==> flow/design.v <==
module task2_counter( Din, load, UD, clk, mod, count,  done);
    input wire load,UD,clk,mod;
    input wire signed [7:0] Din;
    output  reg done;
    output reg [7:0] count;
    reg [7:0] c_in, c_end;
    reg         c_mod, c_UD, hold;
    initial begin
        hold = 0;
    end
    always@(posedge clk) begin
        case(load)
            0: begin
            if (hold == 1) hold = 0;
            else begin
                if(c_UD == 1 && c_mod == 0) begin
                    count = count + 1;
                    if (count == c_end) begin
                        count = c_in;
                        done = 1;
                    end
                    else done = 0;
                end
                else if (c_UD == 1 && c_mod == 1) begin
                    count = count + 1;
                    if (count == c_end) begin
                        count = c_in;
                        done = 1;
                    end
                    else done = 0;
                end
                else if (c_UD == 0 && c_mod == 0) begin
                    count = count - 1;
                    if (count == c_end) begin
                        count = c_in;
                        done = 1;
                    end
                    else done = 0;
                end
                else begin
                    count = count - 1;
                    if (count == c_end) begin
                        count = c_in;
                        done = 1;
                    end
                    else done = 0;
                end
            end
            end
            1: begin
                hold = 1;
                if(UD == 1 && mod == 0) begin
                    c_in = Din;
                    c_end = 8'hff;
                    c_mod = mod;
                    c_UD = UD;
                    count = Din;
                    done = 0;
                end
                else if (UD == 1 && mod == 1) begin
                    c_in = 0;
                    c_end = Din;
                    c_mod = mod;
                    c_UD = UD;
                    count = 0;
                    done = 0;
                end
                else if (UD == 0 && mod == 0) begin
                    c_in = Din;
                    c_end = 0;
                    c_mod = mod;
                    c_UD = UD;
                    count = Din;
                    done = 0;
                end
                else begin
                    c_in = Din;
                    c_end = 0;
                    c_mod = mod;
                    c_UD = UD;
                    count = Din;
                    done = 0;
                end
            end
        endcase
    end
endmodule
# From RTL to reports: task2_counter
# The steps from the RTL of task2_counter to its reports follow in flow order.
# Line numbers count from 1 in the design file above.
# Library cell names are shortened.
# The mark - stands for no value.
[design]
top_module = "task2_counter"
clock = "clk"
cell_library = "sky130hd"
corner = "tt_025C_1v80"

# Word-level counts
# Counts by Yosys on the flattened word-level netlist (proc, flatten, opt, wreduce; memories kept). Register bits leave out memories and registers merged into their read ports (data or address). Print and check cells are left out. Cells with the same type and inputs are merged into one.
[word_totals]
regBits = 28
inputBits = 12
out_inout_bits = 9
wordCells = 40
[op_classes]
n_addsub = 2
n_eq = 3
n_mux = 21
logic = 3
reduce_logical = 4
[ops]
columns = ["cell", "n"]
rows = [
  ["8-bit two-way mux", 11],
  ["8-bit equality test", 2],
  ["8-bit case mux with 2-bit select", 1],
  ["8-bit by 1-bit adder with 8-bit output (second input constant)", 1],
  ["8-bit by 1-bit subtractor with 8-bit output (second input constant)", 1],
  ["1-bit two-way mux", 7],
  ["1-bit logical AND", 4],
  ["1-bit case mux with 2-bit select", 2],
  ["1-bit inverter", 3],
  ["2-bit != test (second input constant)", 1],
]

# Logic depth
# Depth = most cells in a row (Yosys ltp): at word level without a register or memory, in the mapped netlist without a sequential cell, where the memories' decode and read muxes count.
[depth]
depth_word = 7
abc_area = 0
ltp_mapped = 10
ltp_nobuf = 9

# Mapped cells and area
# The flow's flattened synthesis, as Yosys stat reports it; memories are mapped. The netlist is that of the ABC_AREA named above (0 if unset); the other value can give another one.
# The area totals of this step are shown rounded.
[by_type]
columns = ["cell", "n", "area_total_um2"]
rows = [
  ["edfxtp_1", 26, 780.749],
  ["xnor2_1", 13, 113.859],
  ["xor2_1", 9, 78.826],
  ["mux2i_1", 7, 70.067],
  ["inv_1", 17, 63.811],
  ["a21boi_0", 8, 60.058],
  ["nand2_1", 15, 56.304],
  ["a21oi_1", 11, 55.053],
  ["nor2_1", 10, 37.536],
  ["buf_6", 3, 33.782],
  ["xor2_2", 2, 32.531],
  ["a211oi_1", 4, 30.029],
  ["a221o_1", 3, 30.029],
  ["mux2_4", 2, 30.029],
  ["a2111oi_4", 1, 27.526],
  ["xnor2_4", 1, 27.526],
  ["ha_1", 2, 25.024],
  ["o211ai_1", 3, 22.522],
]
# Other cell types: 37; their cells: 49.
[mapped]
mapped_cells = 186
synth_area_mm2 = 0.00197
seq_area_mm2 = 0.000801
ff_cells = 27
buffers = 8

# Timing after synthesis
# OpenSTA on the mapped netlist: ideal clock, no wires. The path of least setup slack (recovery checks aside). Input and output delay are each 20% of the period. Register names are those of the netlist, which keeps one name where synthesis merged equal registers.
[synth_timing]
path_type = "reg-to-reg"
start = "register count[0]"
end = "register count[4]"
period_ns = 4.09
setup_time_ns = 0.261
launch_ns = 0.000
arrival_ns = 2.320
required_ns = 3.829
path_slack_ns = 1.509
delay_ns = 2.581
driving_pins = 10
path_buffers = 0
period_less_setup_slack_ns = 2.581
# "delay_ns" is the arrival time less input delay plus setup time.
# "driving_pins": output pins that drive a net of the path, with the launching flip-flop's if there is one; two outputs of one cell count as two.
# "period_less_setup_slack_ns" is the clock period less the worst setup slack; recovery checks do not enter. This is arithmetic on one report: input and output delays are still those of the set period (20% each).
# Between the ends stands the longest chain of elaborated cells between them, by number of cells; it is not shown to be the way that was timed. Of several equally long chains one is given.
# Each line given opens the expression or statement behind the cell; cells for indexed reads and writes are added by Yosys, which also makes memories of some case tables.
# At most two assigning lines are given for a register; there are more.
[synth_between]
cell_sequence = "edfxtp_1 > inv_1 > ha_1 > nor3b_2 > nand2_1 > xnor2_1 > nor2_1 > nand3_4 > mux2_4 > a221o_1"
elab_chain_cells = 7
cone_cells = 10
cone_classes = "add/sub (2); eq/ne (2); mux (6)"
[synth_lines]
columns = ["item", "line_no", "rtl"]
rows = [
  ["start: declaration", 5, "output reg [7:0] count;"],
  ["start: assignment", 17, "count = count + 1;"],
  ["start: assignment", 19, "count = c_in;"],
  ["8-bit by 1-bit subtractor with 8-bit output", 41, "count = count - 1;"],
  ["8-bit equality test", 42, "if (count == c_end) begin"],
  ["8-bit two-way mux", 42, ""],
  ["8-bit two-way mux", 24, "else if (c_UD == 1 && c_mod == 1) begin"],
  ["8-bit two-way mux", 16, "if(c_UD == 1 && c_mod == 0) begin"],
  ["8-bit two-way mux", 14, "if (hold == 1) hold = 0;"],
  ["8-bit case mux with 2-bit select", 12, "case(load)"],
  ["end: assignment", 17, ""],
  ["end: assignment", 19, ""],
  ["end: declaration", 5, ""],
]

# Worst path after layout
# From the final timing report of run 2: the path of least setup slack in the routed layout; clock arrival at registers is part of the times.
[layout_timing]
path_type = "reg-to-reg"
start = "register count[0]"
end = "register count[5]"
period_ns = 3.44
setup_time_ns = 0.24
launch_ns = 0.27
arrival_ns = 2.97
required_ns = 3.47
path_slack_ns = 0.51
driving_pins = 10
path_buffers = 0
# Between the ends stands the longest chain of elaborated cells between them, by number of cells; it is not shown to be the way that was timed. Of several equally long chains one is given.
# At most two assigning lines are given for a register; there are more.
[layout_between]
cell_sequence = "edfxtp_1 > inv_1 > ha_1 > nor3b_2 > xnor2_1 > nand3b_1 > nor2_1 > nand3_4 > mux2_4 > a221o_1"
elab_chain_cells = 7
cone_cells = 10
cone_classes = "add/sub (2); eq/ne (2); mux (6)"
[layout_lines]
columns = ["item", "line_no", "rtl"]
rows = [
  ["start: declaration", 5, "output reg [7:0] count;"],
  ["start: assignment", 17, "count = count + 1;"],
  ["start: assignment", 19, "count = c_in;"],
  ["8-bit by 1-bit subtractor with 8-bit output", 41, "count = count - 1;"],
  ["8-bit equality test", 42, "if (count == c_end) begin"],
  ["8-bit two-way mux", 42, ""],
  ["8-bit two-way mux", 24, "else if (c_UD == 1 && c_mod == 1) begin"],
  ["8-bit two-way mux", 16, "if(c_UD == 1 && c_mod == 0) begin"],
  ["8-bit two-way mux", 14, "if (hold == 1) hold = 0;"],
  ["8-bit case mux with 2-bit select", 12, "case(load)"],
  ["end: assignment", 17, ""],
  ["end: assignment", 19, ""],
  ["end: declaration", 5, ""],
]

# Measured results for task2_counter: 2 stored runs of the Yosys and OpenROAD flow on sky130hd. The settings differ; the order carries no meaning. The constraints put input and output delay at 20% of the set period each and load the outputs with 0.01 pF.
# "achieved_period_ns" means the clock period less the worst setup slack. The figure is calculated, with input and output delays left at 20% of the set period.
# "totalPower_w" is the tool's figure for a default switching activity; nothing was simulated.
# Results are given in rounded form.

[[run]]
name = "run 1"
[run.settings]
period_ns = 4.4
CORE_UTILIZATION = 58
PLACE_DENSITY_LB_ADDON = 0.22
HOLD_SLACK_MARGIN = -0.03
CELL_PAD_IN_SITES_GLOBAL_PLACEMENT = 2
CELL_PAD_IN_SITES_DETAIL_PLACEMENT = 0
ABC_AREA = 0
GPL_TIMING_DRIVEN = 1
GPL_ROUTABILITY_DRIVEN = 0
CTS_CLUSTER_DIAMETER = 383
CAP_MARGIN = 40
MAX_ROUTING_LAYER = "met5"
CORE_MARGIN = 2
SLEW_MARGIN = 20
[run.results]
outcome = "unfinished; error FLW-0024 in placement"

[[run]]
name = "run 2"
[run.settings]
period_ns = 3.44
CORE_UTILIZATION = 43
PLACE_DENSITY_LB_ADDON = 0.12
CELL_PAD_IN_SITES_DETAIL_PLACEMENT = 0
TNS_END_PERCENT = 100
GPL_ROUTABILITY_DRIVEN = 0
CTS_CLUSTER_DIAMETER = 169
CAP_MARGIN = 15
MAX_ROUTING_LAYER = "met4"
CORE_MARGIN = 2
SLEW_MARGIN = 20
[run.results]
cell_area_final_mm2 = 0.00224
design_die_area_mm2 = 0.00514
achieved_period_ns = 2.935
synth_chip_area_mm2 = 0.00197
util_pct = 51.2
totalPower_w = 0.000983
tns_setup_ns = 0.000
hold_ws_ns = 0.692
worstSetupSlack_ns = 0.505
