==> flow/design.v <==
`timescale 1ns / 1ps
module top(CLK, RESET, KDAT, KCLK, SW, BTN_1, BTN_2, BTN_3, ROT_A, ROT_B, ROT_CENTER, LED);
    input               CLK, RESET, KDAT, KCLK, BTN_1, BTN_2, BTN_3, ROT_A, ROT_B, ROT_CENTER;
    input       [3:0]   SW;
    output reg  [7:0]   LED;
    reg         [25:0]  COUNTER;
    reg         [3:0]       KEY_COUNTER;
    reg         [1:0]       BTN_MODE;
    reg                     pre_rotary_q1;
    reg                     rotary_q1, rotary_q2, rotary_a_in, rotary_b_in, rotary_valid, rotary_direction;
    reg         [7:0]       DATA;
    reg                     c_state, n_state;
    reg         [21:0]  KEY_REG;
    always@(posedge CLK) begin
        if (RESET) begin
            rotary_a_in <= 0;
            rotary_b_in <= 0;
        end
        else begin
            rotary_a_in <= ROT_A;
            rotary_b_in <= ROT_B;
        end
    end
    always@(posedge CLK) begin
        if (RESET) begin
            rotary_q1 <= 0;
            rotary_q2 <= 0;
        end
        else begin
            case({rotary_b_in, rotary_a_in})
                2'b00: begin
                    rotary_q1 <= 0;
                    rotary_q2 <= rotary_q2;
                end
                2'b01: begin
                    rotary_q1 <= rotary_q1;
                    rotary_q2 <= 0;
                end
                2'b10: begin
                    rotary_q1 <= rotary_q1;
                    rotary_q2 <= 1;
                end
                2'b11: begin
                    rotary_q1 <= 1;
                    rotary_q2 <= rotary_q2;
                end
                default: begin
                    rotary_q1 <= rotary_q1;
                    rotary_q2 <= rotary_q2;
                end
            endcase
        end
    end
    always@(posedge CLK) begin
        if (RESET) pre_rotary_q1 = 0;
        else pre_rotary_q1 = rotary_q1;
    end
    always@(posedge CLK) begin
        if (RESET) begin
            rotary_valid <= 0;
            rotary_direction <= 0;
        end
        else if (pre_rotary_q1 == 0 && rotary_q1 == 1) begin
            rotary_valid <= 1;
            rotary_direction <= rotary_q2;
        end
        else begin
            rotary_valid <= 0;
            rotary_direction <= rotary_direction;
        end
    end
    always@(posedge CLK) begin
        if (RESET) COUNTER = 0;
        else if (COUNTER == 25000000) COUNTER = 0;
        else COUNTER = COUNTER + 1;
    end
    always@(posedge CLK) begin
        if (RESET) KEY_COUNTER = 0;
        else if (KEY_COUNTER == 11) KEY_COUNTER = 0;
        else KEY_COUNTER = KEY_COUNTER + 1;
    end
    always@(posedge CLK) begin
        if (RESET) begin
            c_state <= 0;
            n_state <= 0;
        end
        else begin
            c_state <= n_state;
            n_state <= KCLK;
        end
    end
    always@(posedge CLK) begin
        if (RESET)  KEY_REG = 22'b11_00000000_0_11_00000000_0;
        else begin
            case({c_state, n_state})
                2'b10: KEY_REG = {KDAT, KEY_REG[21:1]};
                default: KEY_REG = KEY_REG;
            endcase
        end
    end 
    wire check = KEY_REG[1]^KEY_REG[2]^KEY_REG[3]^KEY_REG[4]^KEY_REG[5]^KEY_REG[6]^KEY_REG[7]^KEY_REG[8]^KEY_REG[9];
    always@(posedge CLK) begin
        if (RESET) DATA = 0;
        else if (KEY_COUNTER == 0 && check == 1) begin
            if (KEY_REG[19:12] == 8'hf0) begin
                case(KEY_REG[8:1])  
                    8'h16: DATA = 1;
                    8'h1E: DATA = 2;
                    8'h26: DATA = 3;
                    8'h25: DATA = 4;
                    8'h2E: DATA = 5;
                    8'h36: DATA = 6;
                    8'h3D: DATA = 7;
                    8'h3E: DATA = 8;
                    8'h46: DATA = 9;
                    8'h45: DATA = 8'b11111111;
                    default: DATA = DATA;
                endcase
            end
        end
    end
    always@(posedge CLK) begin
        if (RESET) BTN_MODE = 0;
        else if (BTN_1) BTN_MODE = 1;
        else if (BTN_2) BTN_MODE = 2;
        else if (BTN_3) BTN_MODE = 3;
        else BTN_MODE = BTN_MODE;
    end 
    always@(posedge CLK) begin
        case(SW)
        0: begin
            if (RESET) LED = 0;
            else if (BTN_MODE == 1) LED = 8'b00001111;
            else if (BTN_MODE == 2) LED = 8'b11110000;
            else if (BTN_MODE == 3 && COUNTER == 25000000) LED = ~LED;
            else LED = LED;
        end
        1: begin
            if (RESET) LED = 0;
            else if (ROT_CENTER) LED = 8'b11111111;
            else if (rotary_valid == 1 && rotary_direction == 0) begin  
                case(LED)
                    8'b00000000: LED = 8'b00000001;
                    8'b00000001: LED = 8'b00000011;
                    8'b00000011: LED = 8'b00000111;
                    8'b00000111: LED = 8'b00001111;
                    8'b00001111: LED = 8'b00011111;
                    8'b00011111: LED = 8'b00111111;
                    8'b00111111: LED = 8'b01111111;
                    8'b01111111: LED = 8'b11111111;
                    8'b11111111: LED = 8'b00000001;
                    default: LED = 8'b00000001;
                endcase
            end
            else if (rotary_valid == 1 && rotary_direction == 1) begin  
                case(LED)
                    8'b00000000: LED = 8'b10000000;
                    8'b10000000: LED = 8'b11000000;
                    8'b11000000: LED = 8'b11100000;
                    8'b11100000: LED = 8'b11110000;
                    8'b11110000: LED = 8'b11111000;
                    8'b11111000: LED = 8'b11111100;
                    8'b11111100: LED = 8'b11111110;
                    8'b11111110: LED = 8'b11111111;
                    8'b11111111: LED = 8'b10000000;
                    default: LED = 8'b10000000;
                endcase
            end
            else LED = LED;
        end
        2: begin
            if (RESET) LED = 0;
            else LED = DATA;
        end
        default: LED = 0;
        endcase
    end
endmodule
**Step by step through the tools: top**

Tool output for the design above, in the order of the flow.
Lines are those of the file above, counted from 1.
Cell names lack the library's common part.
The mark -- stands for no value.

- Top module: top
- Clock: CLK
- Standard-cell library: sky130hd
- Corner: tt_025C_1v80

**Word-level counts**

Source: Yosys, flattened and elaborated, memories not mapped. Widths are those after wreduce. Registers that Yosys merges into a memory's read port (data or address) are not register bits. Print and check cells do not count. Equal cells are merged and count once.

- Register bits after elaboration: 79

- $add $sub $neg: 2
- Equal/unequal tests: 38
- Mux-type cells: 19
- Bitwise logic cells: 11
- Reduce/logical cells: 18

Operators by type and width:

| cell | number |
|---|---|
| 8-bit parallel mux with 10-bit select | 1 |
| 8-bit two-way mux | 9 |
| 8-bit equality test (second input constant) | 8 |
| 8-bit by 6-bit equality test with 1-bit output (second input constant) | 7 |
| 8-bit parallel mux with 7-bit select | 1 |
| 7-bit parallel mux with 7-bit select | 1 |
| 26-bit by 1-bit adder with 26-bit output (second input constant) | 1 |
| 26-bit by 25-bit equality test with 1-bit output (second input constant) | 1 |
| 8-bit by 5-bit equality test with 1-bit output (second input constant) | 3 |
| 8-bit by 7-bit equality test with 1-bit output (second input constant) | 3 |
| 8-bit parallel mux with 3-bit select | 1 |
| 10-bit nonzero test | 1 |
| 2-bit equality test (second input constant) | 5 |
| 2-bit OR reduction | 5 |
| 5-bit != test (second input constant) | 2 |
| 1-bit XOR | 8 |
| 4-bit logical NOT | 2 |
| 8-bit by 1-bit equality test with 1-bit output (second input constant) | 1 |
| 8-bit by 2-bit equality test with 1-bit output (second input constant) | 1 |
| 8-bit by 3-bit equality test with 1-bit output (second input constant) | 1 |
| 8-bit by 4-bit equality test with 1-bit output (second input constant) | 1 |
| 8-bit inverter | 1 |
| 1-bit logical AND | 5 |
| 2-bit by 1-bit equality test with 1-bit output (second input constant) | 2 |
| 4-bit by 1-bit adder with 4-bit output (second input constant) | 1 |
| 4-bit by 1-bit equality test with 1-bit output (second input constant) | 1 |
| 4-bit by 2-bit equality test with 1-bit output (second input constant) | 1 |
| 4-bit equality test (second input constant) | 1 |

Not listed: further kinds 9, cells in them 13.

**Depth**

Longest topological path by Yosys (ltp), each cell counted once; first at word level (registers and memories cut), then after technology mapping (sequential cells cut; the memories' decode and read muxes count).

- Word-level depth: 10
- ABC_AREA: 0
- Gate-level depth with buffers: 9
- Depth with buffers taken out: 7

**Netlist**

The flow's flattened synthesis, as Yosys stat reports it; memories are mapped. The netlist is that of the ABC_AREA named above (0 if unset); the other value can give another one.

Cell types:

| cell type | number | total area (um^2) |
|---|---|---|
| dfxtp_1 | 68 | 1.36E+03 |
| edfxtp_1 | 8 | 240.23 |
| nand2_1 | 53 | 198.941 |
| nor2_1 | 48 | 180.173 |
| xor2_1 | 19 | 166.41 |
| a21oi_1 | 26 | 130.125 |
| nand2b_1 | 17 | 106.352 |
| ha_1 | 8 | 100.096 |
| nand3_1 | 17 | 85.082 |
| nor2b_1 | 13 | 81.328 |
| xnor2_1 | 9 | 78.826 |
| xnor2_2 | 4 | 65.062 |
| mux2i_1 | 6 | 60.058 |
| nand4_1 | 9 | 56.304 |
| inv_1 | 14 | 52.55 |
| o32ai_1 | 6 | 52.55 |
| o21ai_0 | 10 | 50.048 |
| buf_6 | 4 | 45.043 |

Not listed: further types 37, cells in them 92.

- Cells in the netlist: 431
- Chip area (Yosys): 3776.1 um^2
- Flip-flop cells: 76

**Timing after synthesis**

OpenSTA on the mapped netlist: ideal clock, no wires. The path of least setup slack (recovery checks aside). Input and output delay are each 20% of the period. Register names are those of the netlist, which keeps one name where synthesis merged equal registers.

- Path type: register -> register
- Start point: register COUNTER[17]
- End point: register LED[0]
- Clock period: 2210 ps
- Setup time: 375 ps
- Data arrival time: 1487 ps
- Slack: 347 ps
- Path delay: 1862 ps
- Stages on the path: 6
- Period reached after synthesis: 1863 ps

"path delay" is the arrival time less input delay plus setup time.
"stages on the path" counts driving pins, that of a launching flip-flop among them; a cell with two outputs on the path counts twice.
"period reached after synthesis" is the clock period less the worst setup slack; recovery checks do not enter. This is arithmetic on one report: input and output delays are still those of the set period (20% each).
The rows between start and end are the longest chain of elaborated cells between them; the timing report does not say that the signal goes this way. Where chains are equally long, one stands for them.
A line is the first line of the expression or statement that the cell stems from. Yosys adds cells for indexed reads and writes and turns some case tables into memories.
A register here has more assigning lines than the two given.
The path ends at the enable pin of a flip-flop; only ways to that pin are counted.

- Cells stage by stage: dfxtp_1 -> nor4b_1 -> nand2_1 -> nor4_2 -> nand2_1 -> a21oi_1
- Cells in the longest elaborated chain: 4

RTL lines, path post-synthesis:

| what | line | text |
|---|---|---|
| start: declaration | 6 | `reg         [25:0]  COUNTER;` |
| start: assignment | 73 | `if (RESET) COUNTER = 0;` |
| start: assignment | 75 | `else COUNTER = COUNTER + 1;` |
| 26-bit by 25-bit equality test with 1-bit output | 135 | `else if (BTN_MODE == 3 && COUNTER == 25000000) LED = ~LED;` |
| 1-bit logical AND | 135 |  |
| 5-bit != test | -- |  |
| 2-bit AND reduction | -- |  |
| end: assignment | 134 | `else if (BTN_MODE == 2) LED = 8'b11110000;` |
| end: assignment | 135 |  |
| end: declaration | 5 | `output reg  [7:0]   LED;` |

**Timing after layout**

From the final timing report of run 1: the path of least setup slack in the routed layout; clock arrival at registers is part of the times.
The path's times are printed in steps of 10 ps; the period is the one set.

- Path type: register -> register
- Start point: register COUNTER[2]
- End point: register LED[6]
- Clock period: 1590 ps
- Setup time: 270 ps
- Data arrival time: 1890 ps
- Slack: -230 ps
- Stages on the path: 7

The rows between start and end are the longest chain of elaborated cells between them; the timing report does not say that the signal goes this way. Where chains are equally long, one stands for them.
A register here has more assigning lines than the two given.
The path ends at the enable pin of a flip-flop; only ways to that pin are counted.

- Cells stage by stage: dfxtp_2 -> and4bb_2 -> nand2_1 -> nor4_4 -> nand2_1 -> a21oi_4 -> buf_12
- Cells in the longest elaborated chain: 4

RTL lines, path after layout:

| what | line | text |
|---|---|---|
| start: declaration | 6 | `reg         [25:0]  COUNTER;` |
| start: assignment | 73 | `if (RESET) COUNTER = 0;` |
| start: assignment | 75 | `else COUNTER = COUNTER + 1;` |
| 26-bit by 25-bit equality test with 1-bit output | 135 | `else if (BTN_MODE == 3 && COUNTER == 25000000) LED = ~LED;` |
| 1-bit logical AND | 135 |  |
| 5-bit != test | -- |  |
| 2-bit AND reduction | -- |  |
| end: assignment | 134 | `else if (BTN_MODE == 2) LED = 8'b11110000;` |
| end: assignment | 135 |  |
| end: declaration | 5 | `output reg  [7:0]   LED;` |

Appendix: measured runs

Module top, platform sky130hd: 2 stored runs of the flow (Yosys, OpenROAD) with differing settings, in no particular order. Input and output delays are each 20% of the period that was set; the output load is 0.01 pF.
"reached clock period" is the run's clock period less its worst setup slack. It is reckoned from that one timing run; input and output delays stay at 20% of the period that was set.
"allowed time less slack (worst setup path)": the worst setup path's part of the clock period (all of it between registers, 20% less for each end at a port) less its slack. A launch clock that arrives late makes it longer, a capture clock that arrives late makes it shorter.
"power" is the tool's figure for a default switching activity; nothing was simulated.
"allowed time less slack (worst setup path)" is given in steps of 10 ps.

### Run 1

Settings: `period_ns=1.59`, `CORE_UTILIZATION=39`, `SETUP_SLACK_MARGIN=0.19`, `CORE_MARGIN=7`, `CELL_PAD_IN_SITES_GLOBAL_PLACEMENT=3`, `TNS_END_PERCENT=25`, `ABC_AREA=0`, `GPL_TIMING_DRIVEN=0`, `MIN_ROUTING_LAYER=met1`, `CAP_MARGIN=20`, `SLEW_MARGIN=20`

- Lowest hold slack: 408 ps
- Die outline area: 12633.8 um^2
- Setup total negative slack: -5749 ps
- Standard-cell area after layout: 4799.6 um^2
- Reached clock period: 1824 ps
- Chip area after synthesis (Yosys): 3776.1 um^2
- Utilization after routing: 0.515
- Power: 3674 µW
- Setup slack of the worst path: -234 ps
- Allowed time less slack (worst setup path): 1820 ps
- Worst path kind: register -> register

### Run 2

Settings: `period_ns=2.48`, `CORE_UTILIZATION=57`, `SETUP_SLACK_MARGIN=-0.22`, `PLACE_DENSITY_LB_ADDON=0.19`, `CORE_ASPECT_RATIO=1.66`, `CORE_MARGIN=8`, `CELL_PAD_IN_SITES_GLOBAL_PLACEMENT=3`, `TNS_END_PERCENT=95`, `GPL_ROUTABILITY_DRIVEN=1`, `SLEW_MARGIN=10`, `MAX_ROUTING_LAYER=met4`, `CAP_MARGIN=20`

Stopped before the end: placement reported FLW-0024.
